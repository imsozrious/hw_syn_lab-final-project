==> flow/design.v <==
`timescale 1ns / 1ps
module counter(state, num3, num2, num1, num0, sw, btnU, btnD, btnR, btnL, btnC, clk);
    output [3:0] num3, num2, num1, num0;
    output [2:0] state;
    input [1:0] sw;
    input clk;
    input btnU,btnL,btnR,btnD,btnC;
    reg [3:0] num3, num2, num1, num0;
    reg [2:0] state;
    initial
        begin
            num3 = 0;
            num2 = 0;
            num1 = 0;
            num0 = 0;
            state = 3'b000;
        end
    always @(posedge clk)
        begin
            case (state)
                3'b000: begin num0 <= 0; num1 <= 0; num2 <= 0; num3 <= 0; end
                3'b001: begin num0 <= 0; num1 <= 1; num2 <= 0; num3 <= 0; end
                3'b010: begin num0 <= 0; num1 <= 0; num2 <= 3; num3 <= 0; end
                3'b011: begin num0 <= 0; num1 <= 0; num2 <= 0; num3 <= 5; end
                3'b100: begin num0 <= 0; num1 <= 1; num2 <= 3; num3 <= 5; end
                3'b101: begin num0 <= 1; num1 <= 1; num2 <= 1; num3 <= 1; end
                3'b110: begin num0 <= 9; num1 <= 9; num2 <= 9; num3 <= 9; end
                default: begin num0 <= 0; num1 <= 0; num2 <= 0; num3 <= 0; end
            endcase
            case ({sw,btnU,btnL,btnR,btnD,btnC})
                7'b0100000: state <= (state + 1) % 5;
                7'b1000000: state <= (state + 4) % 5;
                7'b0000001: state <= 3'b000;
                7'b0000010: state <= 3'b110;
                7'b0000100: state <= 3'b001;
                7'b0001000: state <= 3'b010;
                7'b0010000: state <= 3'b101;
                default: state <= state;
            endcase
        end  
endmodule
**From RTL to reports: counter**

Tool output for the design above, in the order of the flow.
Line numbers count from 1 in the design file above.
Cell names lack the library's common part.
The mark n/a stands for no value.

- Design top: counter
- Clock input: clk
- Cell library: sky130hd
- Library corner: tt_025C_1v80

**Word level**

Source: Yosys, flattened and elaborated, memories not mapped. Widths are those after wreduce. Registers that Yosys merges into a memory's read port (data or address) are not register bits. Print and check cells do not count. Equal cells are merged and count once.

- Elaborated cells: 31
- Register bits after elaboration: 19
- Output and inout port bits: 19
- Input bits: 8

- Muxes and demuxes: 5
- Reduce/logical cells: 4
- $add $sub $neg: 2
- Equal/unequal tests: 13
- Divide/modulo/power cells: 2

Operators by type and width:

| cell | number |
|---|---|
| modulo 32 x 3 -> 32 bit with constant B | 2 |
| case mux 4 bit (select 3 bit) | 2 |
| case mux 3 bit (select 7 bit) | 1 |
| case mux 4 bit (select 2 bit) | 2 |
| == test 3 bit with constant B | 3 |
| == test 7 x 1 -> 1 bit with constant B | 1 |
| == test 7 x 2 -> 1 bit with constant B | 1 |
| == test 7 x 3 -> 1 bit with constant B | 1 |
| == test 7 x 4 -> 1 bit with constant B | 1 |
| == test 7 x 5 -> 1 bit with constant B | 1 |
| == test 7 x 6 -> 1 bit with constant B | 1 |
| == test 7 bit with constant B | 1 |
| nonzero test 7 bit | 1 |
| == test 3 x 2 -> 1 bit with constant B | 2 |
| OR reduction 2 bit | 2 |
| adder 3 x 1 -> 4 bit with constant B | 1 |
| adder 3 x 3 -> 4 bit with constant B | 1 |
| == test 3 x 1 -> 1 bit with constant B | 1 |
| OR reduction 3 bit | 1 |

**Depth**

Yosys ltp: most cells in a row. Word level: on the elaborated netlist, between registers, memories and ports. Mapped: between sequential cells and ports; inverters and the memories' decode and read muxes count.

- Depth after elaboration: 3
- ABC_AREA: 0
- Depth in mapped cells: 11
- Mapped depth without buffers: 11

**After synthesis**

Source: synth_stat.txt of the flow (Yosys; design flattened, memories mapped). It holds for the ABC_AREA given above (unset counts as 0); a run with the other value may have another netlist.
Totals and module areas in this step are rounded.

- Mapped flip-flops: 10
- Buffers: 12
- Cell count: 90
- Mapped area: 812 µm²
- Area of sequential cells: 230 µm²

Cells by type:

| cell type | number |
|---|---|
| dfxtp_1 | 7 |
| edfxtp_1 | 3 |
| ha_1 | 7 |
| buf_4 | 9 |
| nor2_1 | 7 |
| xnor2_1 | 3 |
| xor2_1 | 3 |
| o21a_1 | 3 |
| mux2i_1 | 2 |
| nand3_1 | 4 |
| o21ai_0 | 4 |
| o22ai_1 | 3 |
| mux2_4 | 1 |
| nor3_1 | 3 |
| or4_1 | 2 |
| or4b_4 | 1 |
| a22oi_2 | 1 |
| and4bb_2 | 1 |

Other cell types: 19; their cells: 26.

**Path before layout**

Path of least setup slack by OpenSTA after synthesis, without wires, with an ideal clock, recovery checks aside; 20% of the period is set as input and as output delay. Where synthesis merged equal registers, the netlist keeps one of their names.

- Kind: input to register
- Start: in btnD
- End: reg state[1]
- Data required time: 3.358 ns
- Period: 3.51 ns
- External input delay: 0.702 ns
- Slack: 0.238 ns
- Arrival time: 3.120 ns
- Delay of the path: 2.570 ns
- Stages: 11
- Launch time at the first pin: 0.702 ns
- Library setup time: 0.152 ns
- Period reached after synthesis: 3.272 ns

"delay of the path" is the arrival time less input delay plus setup time.
"stages": output pins that drive a net of the path, with the launching flip-flop's if there is one; two outputs of one cell count as two.
"period reached after synthesis" is the clock period less the worst setup slack; recovery checks do not enter. This is arithmetic on one report: input and output delays are still those of the set period (20% each).
Between the ends stands the longest chain of elaborated cells between them, by number of cells; it is not shown to be the way that was timed. Of several equally long chains one is given.
Each line given opens the expression or statement behind the cell; cells for indexed reads and writes are added by Yosys, which also makes memories of some case tables.
At most two assigning lines are given for a register; there are more.
Ways into the end's enable are left out, as the timed path ends at the data pin.

- Cell sequence: clkbuf_1 > or3b_2 > or4b_4 > o21ai_0 > a21oi_1 > ha_1 > nor2b_1 > o211ai_2 > a22oi_2 > mux2_4 > o22ai_1
- Cells in the longest elaborated chain: 2
- Elaborated cells on any way between the ends: 8
- Classes of those cells: eq/ne (7); mux (1)

Ends and longest elaborated chain, after synthesis:

| item | line | source |
|---|---|---|
| from (decl) | 7 | `input btnU,btnL,btnR,btnD,btnC;` |
| == test 7 x 5 -> 1 bit | 30 | `case ({sw,btnU,btnL,btnR,btnD,btnC})` |
| case mux 3 bit (select 7 bit) | 30 |  |
| to (assign) | 31 | `7'b0100000: state <= (state + 1) % 5;` |
| to (assign) | 32 | `7'b1000000: state <= (state + 4) % 5;` |
| to (decl) | 4 | `output [2:0] state;` |

**Worst path after layout**

Path of least setup slack in the final report of entry A (OpenROAD, finished layout, wires in). Where an end is a register, its clock arrival counts in the times.

- Kind: input to register
- Start: in btnR
- End: reg state[1]
- Launch time at the first pin: 0.65 ns
- Slack: 0.30 ns
- Stages: 11
- External input delay: 0.65 ns
- Period: 3.27 ns
- Data required time: 3.39 ns
- Library setup time: 0.14 ns
- Arrival time: 3.09 ns

Between the ends stands the longest chain of elaborated cells between them, by number of cells; it is not shown to be the way that was timed. Of several equally long chains one is given.
At most two assigning lines are given for a register; there are more.
Ways into the end's enable are left out, as the timed path ends at the data pin.

- Cell sequence: buf_6 > or4_4 > or4b_4 > o21ai_2 > a21oi_2 > ha_1 > nor2b_2 > o211ai_2 > a22oi_2 > mux2_4 > o22ai_2
- Cells in the longest elaborated chain: 2
- Elaborated cells on any way between the ends: 8
- Classes of those cells: eq/ne (7); mux (1)

Ends and longest elaborated chain, post-layout:

| item | line | source |
|---|---|---|
| from (decl) | 7 | `input btnU,btnL,btnR,btnD,btnC;` |
| == test 7 x 5 -> 1 bit | 30 | `case ({sw,btnU,btnL,btnR,btnD,btnC})` |
| case mux 3 bit (select 7 bit) | 30 |  |
| to (assign) | 31 | `7'b0100000: state <= (state + 1) % 5;` |
| to (assign) | 32 | `7'b1000000: state <= (state + 4) % 5;` |
| to (decl) | 4 | `output [2:0] state;` |

# Flow runs of counter

Module counter, platform sky130hd: 2 stored runs of the flow (Yosys, OpenROAD) with differing settings, in no particular order. Input and output delays are each 20% of the period that was set; the output load is 0.01 pF.
Measured values are rounded.

### Entry A

==> flow/run.sh <==
#!/bin/bash
# the make line also repeats the synthesis and layout settings of config.mk as NAME=value (left out here)
make -C /OpenROAD-flow-scripts/flow DESIGN_CONFIG=/design/flow/config.mk WORK_HOME=/design/flow/orfs CLKGATE_MAP_FILE= finish
==> flow/config.mk <==
export PLATFORM = sky130hd
export DESIGN_NAME = counter
export DESIGN_NICKNAME = counter
export VERILOG_FILES = /design/flow/design.v
export SDC_FILE = /design/flow/constraint.sdc
export NUM_CORES = 4
export LEC_CHECK = 0
export CAP_MARGIN = 20
export CORE_MARGIN = 2
export CORE_UTILIZATION = 40
export SETUP_SLACK_MARGIN = 0.47
export SLEW_MARGIN = 20
==> flow/constraint.sdc <==
create_clock -name core_clock -period 3.27 [get_ports {clk}]
set_input_delay 0.6540 -clock core_clock [delete_from_list [all_inputs] [get_ports {clk}]]
set_output_delay 0.6540 -clock core_clock [all_outputs]
set_load 0.01 [all_outputs]

Results of entry A:
- Mapped cell area after synthesis: 812 µm²
- Total die area: 2410 µm²
- Setup slack of the worst path: 0.297 ns
- Summed negative setup slack: 0.000 ns
- Area of the standard cells in the finished layout: 1180 µm²
- Worst hold slack: 0.716 ns

### Entry B

==> flow/run.sh <==
#!/bin/bash
# the make line also repeats the synthesis and layout settings of config.mk as NAME=value (left out here)
make -C /OpenROAD-flow-scripts/flow DESIGN_CONFIG=/design/flow/config.mk WORK_HOME=/design/flow/orfs CLKGATE_MAP_FILE= finish
==> flow/config.mk <==
export PLATFORM = sky130hd
export DESIGN_NAME = counter
export DESIGN_NICKNAME = counter
export VERILOG_FILES = /design/flow/design.v
export SDC_FILE = /design/flow/constraint.sdc
export NUM_CORES = 4
export LEC_CHECK = 0
export CAP_MARGIN = 20
export CORE_ASPECT_RATIO = 1.44
export CORE_MARGIN = 2
export CORE_UTILIZATION = 56
export CTS_CLUSTER_SIZE = 25
export GPL_ROUTABILITY_DRIVEN = 1
export MIN_ROUTING_LAYER = met1
export PLACE_DENSITY_LB_ADDON = 0.29
export SETUP_SLACK_MARGIN = -0.52
export SLEW_MARGIN = 20
==> flow/constraint.sdc <==
create_clock -name core_clock -period 5.57 [get_ports {clk}]
set_input_delay 1.1140 -clock core_clock [delete_from_list [all_inputs] [get_ports {clk}]]
set_output_delay 1.1140 -clock core_clock [all_outputs]
set_load 0.01 [all_outputs]

Results of entry B:
- Mapped cell area after synthesis: 812 µm²
- Total die area: 1780 µm²
- Setup slack of the worst path: 1.52 ns
- Summed negative setup slack: 0.000 ns
- Area of the standard cells in the finished layout: 1000 µm²
- Worst hold slack: 0.696 ns
