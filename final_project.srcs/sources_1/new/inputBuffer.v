==> flow/design.v <==
`timescale 1ns / 1ps
module inputBuffer #(
	parameter NUM_CHARS = 60,
	parameter CHAR_WIDTH = 8
) (
	output reg [NUM_CHARS * CHAR_WIDTH - 1:0] characters,
	input [7:0] character,
	input rst,
	input inputReady
);
reg [6:0] charIdx;
initial begin
	charIdx = 0;
	characters = {NUM_CHARS * CHAR_WIDTH{1'b0}};
end
always @(posedge inputReady or posedge rst) begin
	if (rst == 1) begin
		charIdx = 0;
		characters = {NUM_CHARS * CHAR_WIDTH{1'b0}};
	end else begin
		characters[charIdx * CHAR_WIDTH +:CHAR_WIDTH] = character;
		charIdx = charIdx == NUM_CHARS - 1 ? 0 : (charIdx + 1);
	end
end
endmodule
==> Reports on inputBuffer <==
Tool output for the design above, in the order of the flow.
Lines are those of the file above, counted from 1.
Cell names lack the library's common part.
{ "inputs": {"top_module": "inputBuffer", "clock": "inputReady", "library": "sky130hd", "pvt_corner": "tt_025C_1v80"} }

==> Word-level counts <==
Source: Yosys, flattened and elaborated, memories not mapped. Widths are those after wreduce; folded enables and synchronous resets count as part of the registers. Registers that Yosys merges into a memory's read port (data or address) are not register bits. Print and check cells do not count. Equal cells are merged and count once.
{ "bits": {"word_cells": 11, "reg_bits": 487, "inputBits": 10, "output_inout_bits": 480} }
{ "op_classes": {"eq_ne": 1, "add_sub_neg": 2, "muxes": 1, "shifts": 2, "n_logic": 3} }
{ "op_table": {"columns": ["cell", "n"], "rows": [
  ["480-bit bitwise AND", 1],
  ["480-bit bitwise OR", 1],
  ["480-bit inverter", 1],
  ["8-bit by 33-bit variable shift with 480-bit output", 1],
  ["8-bit by 33-bit variable shift with 480-bit output with constant A", 1],
  ["10-bit negation with 33-bit output", 1],
  ["7-bit by 1-bit adder with 7-bit output with constant B", 1],
  ["7-bit by 6-bit equality test with 1-bit output with constant B", 1],
  ["7-bit two-way mux", 1]
]} }

==> Longest topological paths <==
Depth = most cells in a row (Yosys ltp): at word level without a register or memory, in the mapped netlist without a sequential cell, where the memories' decode and read muxes count.
{ "depth": {"ltp_word": 5, "ABC_AREA": 0, "ltp_mapped": 13, "depth_no_buf": 9} }

==> Netlist <==
The flow's flattened synthesis, as Yosys stat reports it; memories are mapped. The netlist is that of the ABC_AREA named above (0 if unset); the other value can give another one.
The area totals of this step are shown rounded.
{ "mapped": {"buffers": 103, "ff_cells": 487, "seq_area_um2": 12000, "mapped_area_um2": 19000, "stdcells": 1258} }
{ "types": {"columns": ["cell", "n", "type_area_um2"], "rows": [
  ["dfrtp_1", 487, 1.22E+04],
  ["a22o_1", 393, 3.44E+03],
  ["mux2_2", 62, 698.17],
  ["nand3_2", 55, 550.528],
  ["a22o_2", 21, 210.202],
  ["buf_2", 39, 195.187],
  ["buf_6", 15, 168.912],
  ["nor2_1", 43, 161.405],
  ["clkbuf_1", 37, 138.883],
  ["and2_1", 16, 100.096],
  ["nor4_4", 3, 63.811],
  ["a211oi_4", 3, 60.058],
  ["buf_8", 4, 60.058],
  ["o311ai_4", 2, 52.55],
  ["nand2b_1", 8, 50.048],
  ["buf_4", 6, 45.043],
  ["mux2_4", 3, 45.043],
  ["ha_1", 3, 37.536]
]} }
Not listed: further types 27, cells in them 58.

==> Path before layout <==
Path of least setup slack by OpenSTA after synthesis, without wires, with an ideal clock, recovery checks aside; 20% of the period is set as input and as output delay. Where synthesis merged equal registers, the netlist keeps one of their names.
{ "synth_timing": {"path_type": "flip-flop to flip-flop", "startpoint": "register charIdx[3]", "endpoint": "register characters[102]", "tclk_ps": 5250, "t_arrival_ps": 2782, "slack_ps": 2343, "setup_time_ps": 125, "t_first_pin_ps": 0, "delay_ps": 2907, "path_buffers": 5, "t_required_ps": 5125, "stages": 12, "synth_period_reached_ps": 2907} }
"delay_ps" = arrival - input delay + setup time.
"stages" counts driving pins, that of a launching flip-flop among them; a cell with two outputs on the path counts twice.
"synth_period_reached_ps" is the clock period less the worst setup slack; recovery checks do not enter. This is arithmetic on one report: input and output delays are still those of the set period (20% each).
The rows between start and end are the longest chain of elaborated cells between them; the timing report does not say that the signal goes this way. Where chains are equally long, one stands for them.
A line is the first line of the expression or statement that the cell stems from. Yosys adds cells for indexed reads and writes and turns some case tables into memories.
Lines with a computed index may be missing from the assigning lines.
{ "synth_via": {"path_cell_list": "dfrtp_1 > buf_2 > or3_1 > buf_2 > nor2_1 > ha_1 > clkbuf_1 > clkbuf_1 > nor2_1 > buf_2 > nand3_2 > mux2_2", "elab_chain_len": 5, "cells_between": 6, "lines_between": 1, "classes_between": "add/sub: 1; shift: 2; logic: 3"} }
{ "synth_rtl": {"columns": ["element", "line", "source"], "rows": [
  ["from (decl)", 11, "reg [6:0] charIdx;"],
  ["from (assign)", 18, "charIdx = 0;"],
  ["from (assign)", 22, "charIdx = charIdx == NUM_CHARS - 1 ? 0 : (charIdx + 1);"],
  ["10-bit negation with 33-bit output", 21, "characters[charIdx * CHAR_WIDTH +:CHAR_WIDTH] = character;"],
  ["8-bit by 33-bit variable shift with 480-bit output", 21, null],
  ["480-bit inverter", 21, null],
  ["480-bit bitwise AND", 21, null],
  ["480-bit bitwise OR", 21, null],
  ["to (assign)", 19, "characters = {NUM_CHARS * CHAR_WIDTH{1'b0}};"],
  ["to (decl)", 6, "output reg [NUM_CHARS * CHAR_WIDTH - 1:0] characters,"]
]} }

==> Path in the finished layout <==
From the final timing report of flow run 2: the path of least setup slack in the routed layout; clock arrival at registers is part of the times.
The path's times are printed in steps of 10 ps; the period is the one set.
{ "layout_timing": {"path_type": "flip-flop to flip-flop", "startpoint": "register charIdx[0]", "endpoint": "register characters[145]", "slack_ps": 700, "t_first_pin_ps": 590, "stages": 12, "t_required_ps": 4120, "path_buffers": 2, "setup_time_ps": 60, "tclk_ps": 3600, "t_arrival_ps": 3420} }
The rows between start and end are the longest chain of elaborated cells between them; the timing report does not say that the signal goes this way. Where chains are equally long, one stands for them.
Lines with a computed index may be missing from the assigning lines.
{ "layout_via": {"path_cell_list": "dfrtp_1 > inv_1 > ha_1 > nand2b_1 > nor2_1 > ha_2 > inv_1 > nor4_4 > buf_4 > and2_1 > buf_6 > a22o_1", "elab_chain_len": 5, "cells_between": 6, "lines_between": 1, "classes_between": "add/sub: 1; shift: 2; logic: 3"} }
{ "layout_rtl": {"columns": ["element", "line", "source"], "rows": [
  ["from (decl)", 11, "reg [6:0] charIdx;"],
  ["from (assign)", 18, "charIdx = 0;"],
  ["from (assign)", 22, "charIdx = charIdx == NUM_CHARS - 1 ? 0 : (charIdx + 1);"],
  ["10-bit negation with 33-bit output", 21, "characters[charIdx * CHAR_WIDTH +:CHAR_WIDTH] = character;"],
  ["8-bit by 33-bit variable shift with 480-bit output", 21, null],
  ["480-bit inverter", 21, null],
  ["480-bit bitwise AND", 21, null],
  ["480-bit bitwise OR", 21, null],
  ["to (assign)", 19, "characters = {NUM_CHARS * CHAR_WIDTH{1'b0}};"],
  ["to (decl)", 6, "output reg [NUM_CHARS * CHAR_WIDTH - 1:0] characters,"]
]} }

inputBuffer through Yosys and OpenROAD on sky130hd: 2 stored runs, unordered, with their settings and measured results. The constraints put input and output delay at 20% of the set period each and load the outputs with 0.01 pF.
"achievedPeriod_ps" is the run's clock period less its worst setup slack. It is reckoned from that one timing run; input and output delays stay at 20% of the period that was set.
By "worst_path_allowed_less_slack_ps" is meant the share of the clock period that the worst setup path is allowed (20% is reserved at inputs, 20% at outputs), minus its slack. Clock arrival times at its registers enter into it.
"fin_power_mw" rests on the timing tool's default activity at the inputs, not on a simulated workload.
"worst_path_allowed_less_slack_ps" is given in steps of 10 ps.
Values from the reports are rounded here.

Flow run 1
==> flow/run.sh <==
#!/bin/bash
# the make line also repeats the synthesis and layout settings of config.mk as NAME=value (left out here)
make -C /OpenROAD-flow-scripts/flow DESIGN_CONFIG=/design/flow/config.mk WORK_HOME=/design/flow/orfs CLKGATE_MAP_FILE= finish
==> flow/config.mk <==
export PLATFORM = sky130hd
export DESIGN_NAME = inputBuffer
export DESIGN_NICKNAME = inputBuffer
export VERILOG_FILES = /design/flow/design.v
export SDC_FILE = /design/flow/constraint.sdc
export NUM_CORES = 4
export LEC_CHECK = 0
export CAP_MARGIN = 20
export CELL_PAD_IN_SITES_DETAIL_PLACEMENT = 2
export CELL_PAD_IN_SITES_GLOBAL_PLACEMENT = 1
export CORE_ASPECT_RATIO = 1.59
export CORE_MARGIN = 8
export CORE_UTILIZATION = 59
export GPL_ROUTABILITY_DRIVEN = 0
export MAX_ROUTING_LAYER = met4
export MIN_ROUTING_LAYER = met1
export PLACE_DENSITY_LB_ADDON = 0.3
export SLEW_MARGIN = 35
export TNS_END_PERCENT = 50
==> flow/constraint.sdc <==
create_clock -name core_clock -period 4.72 [get_ports {inputReady}]
set_input_delay 0.9440 -clock core_clock [delete_from_list [all_inputs] [get_ports {inputReady}]]
set_output_delay 0.9440 -clock core_clock [all_outputs]
set_load 0.01 [all_outputs]

==> results of flow run 1, as JSON <==
{
  "outcome": "incomplete, placement halted on a tool error"
}

Flow run 2
==> flow/run.sh <==
#!/bin/bash
# the make line also repeats the synthesis and layout settings of config.mk as NAME=value (left out here)
make -C /OpenROAD-flow-scripts/flow DESIGN_CONFIG=/design/flow/config.mk WORK_HOME=/design/flow/orfs CLKGATE_MAP_FILE= finish
==> flow/config.mk <==
export PLATFORM = sky130hd
export DESIGN_NAME = inputBuffer
export DESIGN_NICKNAME = inputBuffer
export VERILOG_FILES = /design/flow/design.v
export SDC_FILE = /design/flow/constraint.sdc
export NUM_CORES = 4
export LEC_CHECK = 0
export CAP_MARGIN = 20
export CORE_MARGIN = 2
export CORE_UTILIZATION = 40
export SETUP_SLACK_MARGIN = 0.57
export SLEW_MARGIN = 20
==> flow/constraint.sdc <==
create_clock -name core_clock -period 3.6 [get_ports {inputReady}]
set_input_delay 0.7200 -clock core_clock [delete_from_list [all_inputs] [get_ports {inputReady}]]
set_output_delay 0.7200 -clock core_clock [all_outputs]
set_load 0.01 [all_outputs]

==> results of flow run 2, as JSON <==
{
  "worstSetupSlack_ps": 700,
  "holdWs_ps": 500,
  "fin_power_mw": 12,
  "tns_ps": 0,
  "utilization_pct": 57,
  "yosys_chip_area_um2": 19000,
  "worst_path_allowed_less_slack_ps": 2900,
  "worstPathKind": "flip-flop to flip-flop",
  "dieArea_um2": 48000,
  "cell_area_final_um2": 26000,
  "achievedPeriod_ps": 2899
}
